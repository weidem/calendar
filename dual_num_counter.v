==> flow/design.v <==
module dual_num_count
#(parameter PAR_COUNTA=9,
parameter   PAR_COUNTB=5
)
(
	input			 I_SYS_CLK,
	input			 I_EXT_RST,
	input			 I_ADJ_UP,
	input			 I_ADJ_DOWN,
	input	   [1:0] I_ADJ_SEL,
	input			 I_TRIG_F,
	output reg		 O_TRIG_F,
	output reg [3:0] O_COUNTA,
	output reg [3:0] O_COUNTB
);
always @ (posedge I_SYS_CLK)
	if (I_EXT_RST)
	begin
		O_COUNTA <= 0;
		O_COUNTB <= 0;
		O_TRIG_F <= 1'b0;
	end
	else
	begin
		O_TRIG_F <= 1'b0;
		if (I_ADJ_UP)
		begin
			if (!I_ADJ_SEL[0])
			begin
				if (O_COUNTA == PAR_COUNTA)
					O_COUNTA <= 0;
				else
					O_COUNTA <= O_COUNTA + 1;
			end
			else if (!I_ADJ_SEL[1])
				begin
					if (O_COUNTB == PAR_COUNTB)
						O_COUNTB <= 0;
					else
						O_COUNTB <= O_COUNTB + 1;
				end
		end	
		else if (I_ADJ_DOWN)
		begin
				if (!I_ADJ_SEL[0])
				begin
					if (O_COUNTA == 0)
						O_COUNTA <= PAR_COUNTA;
					else
						O_COUNTA <= O_COUNTA - 1;
				end
				else if (!I_ADJ_SEL[1])
				begin
					if (O_COUNTB == 0)
						O_COUNTB <= PAR_COUNTB;
					else
						O_COUNTB <= O_COUNTB - 1;
				end			
		end
		else if (I_TRIG_F)
		begin
			if ((O_COUNTB == PAR_COUNTB) && (O_COUNTA == PAR_COUNTA))
			begin
				O_COUNTA <= 4'd0;
				O_COUNTB <= 0;
				O_TRIG_F <= 1'b1;
			end
			else
			begin
				if (O_COUNTA == 9)
				begin
					O_COUNTA <= 4'd0;
					O_COUNTB <= O_COUNTB + 1;
				end
				else
					O_COUNTA <= O_COUNTA + 1;
			end
		end
	end
endmodule
Reports on dual_num_count
What the tools print for dual_num_count, step after step.
Lines are those of the file above, counted from 1.
Not given: --
- top module: dual_num_count
- clock: I_SYS_CLK
- library: sky130hd
- library corner: tt_025C_1v80

Word-level counts
Source: Yosys, flattened and elaborated, memories not mapped. Widths are those after wreduce. Registers that Yosys merges into a memory's read port (data or address) are not register bits. Print and check cells do not count. Equal cells are merged and count once.
- noted add/subtract/negate cells: 4
- equality and inequality tests: 8
- mux-type cells: 20
- bitwise operators: 1
- reduce/logical cells: 8
- operators by type and width (operator ; number):
    two-way mux 4 bit ; 19
    != test 2 bit with constant B ; 4
    adder 4 x 1 -> 4 bit with constant B ; 2
    subtractor 4 x 1 -> 4 bit with constant B ; 2
    zero test 4 bit ; 2
    AND reduction 6 bit ; 1
    != test 2 x 1 -> 1 bit with constant B ; 2
    == test 4 x 3 -> 1 bit with constant B ; 1
    == test 4 bit with constant B ; 1
    nonzero test 4 bit ; 1
    OR reduction 4 bit ; 1
    AND reduction 3 bit ; 1
    nonzero test 3 bit ; 1
    logical AND 1 bit ; 1
    inverter 1 bit ; 1
    two-way mux 1 bit ; 1
- flip-flop bits (word level): 9
- noted input bits: 7
- output and inout port bits: 9
- cells after elaboration: 44

Logic depth
Yosys ltp: most cells in a row. Word level: on the elaborated netlist, between registers, memories and ports. Mapped: between sequential cells and ports; inverters and the memories' decode and read muxes count.
- noted depth in word-level cells: 6
- noted ABC_AREA: 0
- gate-level depth with buffers at 6
- mapped depth without buffers at 6

After synthesis
Source: synth_stat.txt of the flow (Yosys; design flattened, memories mapped). It holds for the ABC_AREA given above (unset counts as 0); a run with the other value may have another netlist.
The area totals of this step are shown rounded.
- mapped cells at 85
- synthesis area: 740 µm²
- area of sequential cells: 180 µm²
- noted mapped flip-flops: 9
- buffer cells at 3
- cell types (type ; number ; area in all (µm²)):
    sky130_fd_sc_hd__dfxtp_1 ; 9 ; 180.173
    sky130_fd_sc_hd__ha_1 ; 4 ; 50.048
    sky130_fd_sc_hd__a21oi_1 ; 6 ; 30.029
    sky130_fd_sc_hd__o211a_1 ; 3 ; 30.029
    sky130_fd_sc_hd__inv_1 ; 7 ; 26.275
    sky130_fd_sc_hd__xnor2_1 ; 3 ; 26.275
    sky130_fd_sc_hd__mux2i_1 ; 2 ; 20.019
    sky130_fd_sc_hd__nor3_1 ; 4 ; 20.019
    sky130_fd_sc_hd__a31oi_1 ; 3 ; 18.768
    sky130_fd_sc_hd__nand2b_1 ; 3 ; 18.768
    sky130_fd_sc_hd__and4bb_4 ; 1 ; 16.266
    sky130_fd_sc_hd__o41ai_2 ; 1 ; 16.266
    sky130_fd_sc_hd__a211oi_1 ; 2 ; 15.014
    sky130_fd_sc_hd__a221oi_2 ; 1 ; 15.014
    sky130_fd_sc_hd__nand3_1 ; 3 ; 15.014
    sky130_fd_sc_hd__nand3b_1 ; 2 ; 15.014
    sky130_fd_sc_hd__nor2_1 ; 4 ; 15.014
    sky130_fd_sc_hd__nor4b_2 ; 1 ; 15.014
Other cell types: 23; their cells: 26.

Path before layout
Source: OpenSTA report_checks on the synthesized netlist (no wires, ideal clock, input and output delay 20% of the period each), path of least setup slack; recovery checks are left aside. Register names are those of the netlist, which keeps one name where synthesis merged equal registers.
- path type: flip-flop to flip-flop
- start point: register O_COUNTB[0]
- end point: register O_COUNTB[3]
- period at 2.08 ns
- launch time at the first pin: 0.000 ns
- arrival time at 1.620 ns
- data required time at 2.005 ns
- path slack at 0.385 ns
- path delay: 1.695 ns
- stages on the path: 7
- buffers on the path at 0
- noted synthesis period reached: 1.695 ns
"path delay" is the arrival time less input delay plus setup time.
"stages on the path" counts driving pins, that of a launching flip-flop among them; a cell with two outputs on the path counts twice.
"synthesis period reached" is the clock period less the worst setup slack; recovery checks do not enter. This is arithmetic on one report: input and output delays are still those of the set period (20% each).
Between the ends stands the longest chain of elaborated cells between them, by number of cells; it is not shown to be the way that was timed. Of several equally long chains one is given.
Each line given opens the expression or statement behind the cell; cells for indexed reads and writes are added by Yosys, which also makes memories of some case tables.
At most two assigning lines are given for a register; there are more.
- path through: sky130_fd_sc_hd__dfxtp_1 -> sky130_fd_sc_hd__inv_1 -> sky130_fd_sc_hd__ha_1 -> sky130_fd_sc_hd__or4b_1 -> sky130_fd_sc_hd__mux2i_1 -> sky130_fd_sc_hd__mux2i_1 -> sky130_fd_sc_hd__a31oi_1
- noted length of the longest elaborated chain: 6
- RTL lines, path after synthesis (what ; line ; text):
    start, declared ; 14 ; output reg [3:0] O_COUNTB
    start, assigned ; 40 ; O_COUNTB <= O_COUNTB + 1;
    start, assigned ; 57 ; O_COUNTB <= O_COUNTB - 1;
    adder 4 x 1 -> 4 bit ; 73 ; O_COUNTB <= O_COUNTB + 1;
    two-way mux 4 bit ; 70 ; if (O_COUNTA == 9)
    two-way mux 4 bit ; 62 ; if ((O_COUNTB == PAR_COUNTB) && (O_COUNTA == PAR_COUNTA))
    two-way mux 4 bit ; 60 ; else if (I_TRIG_F)
    two-way mux 4 bit ; 43 ; else if (I_ADJ_DOWN)
    two-way mux 4 bit ; 26 ; if (I_ADJ_UP)
    end, assigned ; 40 ;
    end, assigned ; 57 ;
    end, declared ; 14 ;

Path in the finished layout
Path of least setup slack in the final report of flow run 2 (OpenROAD, finished layout, wires in). Where an end is a register, its clock arrival counts in the times.
- path type: input port to flip-flop
- start point: input port I_ADJ_UP
- end point: register O_COUNTB[2]
- period at 3.14 ns
- external input delay at 0.63 ns
- launch time at the first pin: 0.63 ns
- arrival time at 2.42 ns
- data required time at 3.25 ns
- path slack at 0.83 ns
- stages on the path: 5
- buffers on the path at 1
Between the ends stands the longest chain of elaborated cells between them, by number of cells; it is not shown to be the way that was timed. Of several equally long chains one is given.
At most two assigning lines are given for a register; there are more.
- path through: sky130_fd_sc_hd__clkdlybuf4s50_1 -> sky130_fd_sc_hd__nand2b_1 -> sky130_fd_sc_hd__or4_1 -> sky130_fd_sc_hd__nand4_1 -> sky130_fd_sc_hd__o311ai_1
- noted length of the longest elaborated chain: 2
- RTL lines, path post-layout (what ; line ; text):
    start, declared ; 8 ; input I_ADJ_UP,
    != test 2 bit ; -- ;
    AND reduction 6 bit ; -- ;
    end, assigned ; 40 ; O_COUNTB <= O_COUNTB + 1;
    end, assigned ; 57 ; O_COUNTB <= O_COUNTB - 1;
    end, declared ; 14 ; output reg [3:0] O_COUNTB

Memo
Re: implementation data of dual_num_count

Stored flow runs of dual_num_count (2 of them; Yosys, OpenROAD, sky130hd). They differ in their settings and are not a sequence. Constraints: input delay and output delay 20% of the set period each, output load 0.01 pF.
By "achieved clock period" is meant the clock period of the run minus its worst setup slack. This is arithmetic on one report: input and output delays are still those of the set period (20% each).
"time of the worst setup path" = time allowed to the worst setup path (clock period - input delay - output delay, where it has them) - its slack; a late launch clock adds to it, a late capture clock takes from it.
"power" is the tool's figure for a default switching activity; nothing was simulated.
Results are given in rounded form.

Flow run 1
Settings were period_ns = 1.35; CORE_UTILIZATION = 55; SETUP_SLACK_MARGIN = -0.02; PLACE_DENSITY_LB_ADDON = 0.21; CORE_ASPECT_RATIO = 0.93; CORE_MARGIN = 10; GPL_ROUTABILITY_DRIVEN = 0; MAX_ROUTING_LAYER = met4; CAP_MARGIN = 20; SLEW_MARGIN = 20
- unfinished; error DPL-0038 in routing

Flow run 2
Settings were period_ns = 3.14; CORE_UTILIZATION = 15; SETUP_SLACK_MARGIN = 0.1; PLACE_DENSITY_LB_ADDON = 0.18; CTS_CLUSTER_SIZE = 82; CTS_CLUSTER_DIAMETER = 163; CAP_MARGIN = 15; SLEW_MARGIN = 5; MIN_ROUTING_LAYER = met2; MAX_ROUTING_LAYER = met5; CORE_MARGIN = 2
- chip area in the Yosys report: 740 µm²
- die size: 5500 µm²
- area of the standard cells in the finished layout at 1000 µm²
- noted the post-layout utilization: 21 %
- noted the setup slack of the worst path: 0.83 ns
- total negative setup slack: 0.000 ns
- noted the lowest hold slack: 0.58 ns
- power at 0.00039 W
- achieved clock period at 2.314 ns
- time of the worst setup path: 1.69 ns
- type of the worst setup path: input port to flip-flop
