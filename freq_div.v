==> flow/design.v <==
module freq_div
(
	input			SYS_CLK,
	input			SYS_RST,
	output	reg		US_F,
	output	reg		MS_F,
	output	reg		S_F
);
reg	[6:0]	us_reg;
reg	[9:0]	ms_reg;
reg	[9:0]	s_reg;
always @ (posedge SYS_CLK)
	if (SYS_RST) 
		begin
			us_reg <= 0;
			US_F <= 1'b0;
		end
	else 
		begin
			US_F <= 1'b0;
			if (us_reg == 99)
				begin
					us_reg <= 0;
					US_F <= 1'b1;
				end
			else 
				us_reg <= us_reg + 1;
		end 
always @ (posedge SYS_CLK)
	if (SYS_RST) 
		begin
			ms_reg <= 0;
			MS_F <= 1'b0;
		end
	else 
		begin
			MS_F <= 1'b0;
			if (US_F) 
				begin
					if (ms_reg == 999)
						begin
							ms_reg <= 0;
							MS_F <= 1'b1;
						end
					else 
						ms_reg <= ms_reg + 1;
				end
		end
always @ (posedge SYS_CLK)
	if (SYS_RST) 
		begin
			s_reg <= 0;
			S_F <= 1'b0;
		end
	else 
		begin
			S_F <= 1'b0;
			if (MS_F)
				begin	
					if (s_reg == 999)
						begin
							s_reg <= 0;
							S_F <= 1'b1;
						end
					else 
						s_reg <= s_reg + 1;
				end
		end
endmodule
== Tool chain data of freq_div ==
The steps from the RTL of freq_div to its reports follow in flow order.
Lines are those of the file above, counted from 1.
Cell names lack the library's common part.
Not given: -

* Design top: freq_div
* Clock input: SYS_CLK
* Standard-cell library: sky130hd
* Corner: tt_025C_1v80

== Word-level counts ==
Counts by Yosys on the flattened word-level netlist (proc, flatten, opt, wreduce; memories kept). Register bits leave out memories and registers merged into their read ports (data or address); mux counts leave out enables and synchronous resets folded into registers. Print and check cells are left out. Cells with the same type and inputs are merged into one.

* Flip-flop bits (word level): 30
* Input bits: 2
* Output and inout bits: 3
* Word-level cells: 22

* $add $sub $neg: 3
* Eq/ne operators: 3
* Multiplexer cells: 5
* Bitwise logic cells: 2
* Reduce/logical cells: 3

{| class="wikitable"
|+ Operators by type and width
! kind !! count
|-
| adder 10 x 1 -> 10 bit (second input constant) || 2
|-
| == test 10 bit (second input constant) || 2
|-
| two-way mux 10 bit || 2
|-
| adder 7 x 1 -> 7 bit (second input constant) || 1
|-
| == test 7 bit (second input constant) || 1
|-
| OR reduction 2 bit || 3
|-
| two-way mux 1 bit || 3
|-
| NOT 1 bit || 2
|}

== Longest topological paths ==
Yosys ltp: most cells in a row. Word level: on the elaborated netlist, between registers, memories and ports. Mapped: between sequential cells and ports; inverters and the memories' decode and read muxes count.

* Word-level depth: 2
* ABC_AREA: 0
* Gate-level depth with buffers: 5
* Gate-level depth less buffers: 5

== Mapped cells and area ==
Yosys stat after the flow's synthesis: flattened, memories mapped to cells. It holds for the ABC_AREA given above (unset counts as 0); a run with the other value may have another netlist.

{| class="wikitable"
|+ Cell types
! type !! count !! area in all (µm²)
|-
| dfxtp_1 || 30 || 600.576
|-
| xor2_1 || 11 || 96.342
|-
| nor2_1 || 24 || 90.086
|-
| xnor2_1 || 6 || 52.55
|-
| nand3_1 || 10 || 50.048
|-
| nand2_1 || 11 || 41.29
|-
| ha_1 || 3 || 37.536
|-
| or3_1 || 6 || 37.536
|-
| nand4_1 || 5 || 31.28
|-
| a31oi_1 || 4 || 25.024
|-
| mux2i_1 || 2 || 20.019
|-
| and4_1 || 2 || 17.517
|-
| nand3_4 || 1 || 17.517
|-
| nand4b_1 || 2 || 17.517
|-
| buf_4 || 2 || 15.014
|-
| clkbuf_8 || 1 || 13.763
|-
| and3_1 || 2 || 12.512
|-
| and4_4 || 1 || 11.261
|}

Other cell types: 13; their cells: 16.

* Mapped cells: 139
* Synthesis area: 1,291.2 µm²
* Sequential part of the area: 600.6 µm²
* Mapped flip-flops: 30
* Buffer cells: 3

== Timing after synthesis ==
Source: OpenSTA report_checks on the synthesized netlist (no wires, ideal clock, input and output delay 20% of the period each), path of least setup slack; recovery checks are left aside. Register names are those of the netlist, which keeps one name where synthesis merged equal registers.

* Kind: flip-flop to flip-flop
* Start point: register MS_F
* End point: register s_reg[7]
* Period: 1.29 ns
* Setup time: 0.074 ns
* Launch time at the first pin: 0.000 ns
* Data arrival time: 1.325 ns
* Required time: 1.216 ns
* Setup slack: -0.109 ns
* Delay of the path: 1.399 ns
* Driving pins on the path: 6
* Buffers on the path: 1
* Synthesis period reached: 1.399 ns

"delay of the path" is the arrival time less input delay plus setup time.
"driving pins on the path" counts driving pins, that of a launching flip-flop among them; a cell with two outputs on the path counts twice.
"synthesis period reached" = period - worst setup slack (recovery checks aside). The figure is calculated, with input and output delays left at 20% of the set period.
At most two assigning lines are given for a register; there are more.

* Cell sequence: dfxtp_1 -> buf_4 -> nand4_1 -> or2_4 -> or3_1 -> a31oi_1

{| class="wikitable"
|+ RTL lines, path post-synthesis
! element !! line !! source
|-
| start, declared || 6 || <nowiki>output reg MS_F,</nowiki>
|-
| start, assigned || 33 || <nowiki>MS_F <= 1'b0;</nowiki>
|-
| start, assigned || 37 || <nowiki>MS_F <= 1'b0;</nowiki>
|-
| end, assigned || 52 || <nowiki>s_reg <= 0;</nowiki>
|-
| end, assigned || 66 || <nowiki>s_reg <= s_reg + 1;</nowiki>
|-
| end, declared || 11 || <nowiki>reg [9:0] s_reg;</nowiki>
|}

Chain of elaborated cells between the ends: none given.

== Worst path after layout ==
Path of least setup slack in the final report of entry B (OpenROAD, finished layout, wires in). Where an end is a register, its clock arrival counts in the times.

* Kind: flip-flop to flip-flop
* Start point: register s_reg[3]
* End point: register s_reg[7]
* Period: 0.981 ns
* Setup time: 0.09 ns
* Launch time at the first pin: 0.35 ns
* Data arrival time: 1.84 ns
* Required time: 1.25 ns
* Setup slack: -0.59 ns
* Driving pins on the path: 5
* Buffers on the path: 0

The rows between start and end are the longest chain of elaborated cells between them; the timing report does not say that the signal goes this way. Where chains are equally long, one stands for them.
A line is the first line of the expression or statement that the cell stems from. Yosys adds cells for indexed reads and writes and turns some case tables into memories.
At most two assigning lines are given for a register; there are more.

* Cell sequence: dfxtp_1 -> nand2_1 -> or2_4 -> or3_1 -> a31oi_1
* Length of the longest elaborated chain: 2
* Elaborated cells on any way between the ends: 3
* RTL lines with such cells: 2
* Classes of those cells: add/sub: 1; eq/ne: 1; mux: 1

{| class="wikitable"
|+ RTL lines, path post-layout
! element !! line !! source
|-
| start, declared || 11 || <nowiki>reg [9:0] s_reg;</nowiki>
|-
| start, assigned || 52 || <nowiki>s_reg <= 0;</nowiki>
|-
| start, assigned || 66 || <nowiki>s_reg <= s_reg + 1;</nowiki>
|-
| adder 10 x 1 -> 10 bit || 66 ||
|-
| two-way mux 10 bit || 60 || <nowiki>if (s_reg == 999)</nowiki>
|-
| end, assigned || 62 || <nowiki>s_reg <= 0;</nowiki>
|-
| end, assigned || 66 ||
|-
| end, declared || 11 ||
|}

2 stored runs of freq_div in the flow (synthesis by Yosys, layout by OpenROAD, sky130hd cells), in arbitrary order. Constraints: input delay and output delay 20% of the set period each, output load 0.01 pF.
"power consumption": no workload was simulated; the value follows from the tool's default switching activity.

=== Entry A ===
{| class="wikitable"
! Setting !! Value
|-
| period_ns || 1.0
|-
| CORE_UTILIZATION || 69
|-
| PLACE_DENSITY_LB_ADDON || 0.26
|-
| TNS_END_PERCENT || 30
|-
| GPL_TIMING_DRIVEN || 0
|-
| SLEW_MARGIN || 35
|-
| CAP_MARGIN || 20
|-
| CORE_MARGIN || 2
|}
Incomplete, routing halted on DPL-0038.

=== Entry B ===
{| class="wikitable"
! Setting !! Value
|-
| period_ns || 0.981
|-
| CORE_UTILIZATION || 56
|-
| PLACE_DENSITY_LB_ADDON || 0.08
|-
| GPL_TIMING_DRIVEN || 1
|-
| CTS_CLUSTER_DIAMETER || 204
|-
| MIN_ROUTING_LAYER || met2
|-
| MAX_ROUTING_LAYER || met4
|-
| CAP_MARGIN || 20
|-
| CORE_MARGIN || 2
|-
| SLEW_MARGIN || 20
|-
! Result !! Value
|-
| Smallest setup slack || -0.591 ns
|-
| Die footprint || 2,706.1 µm²
|-
| Worst hold slack in the final report || 0.547 ns
|-
| Power consumption || 0.002252 W
|-
| Utilization after routing || 0.927
|-
| Synthesis area || 1,291.2 µm²
|}
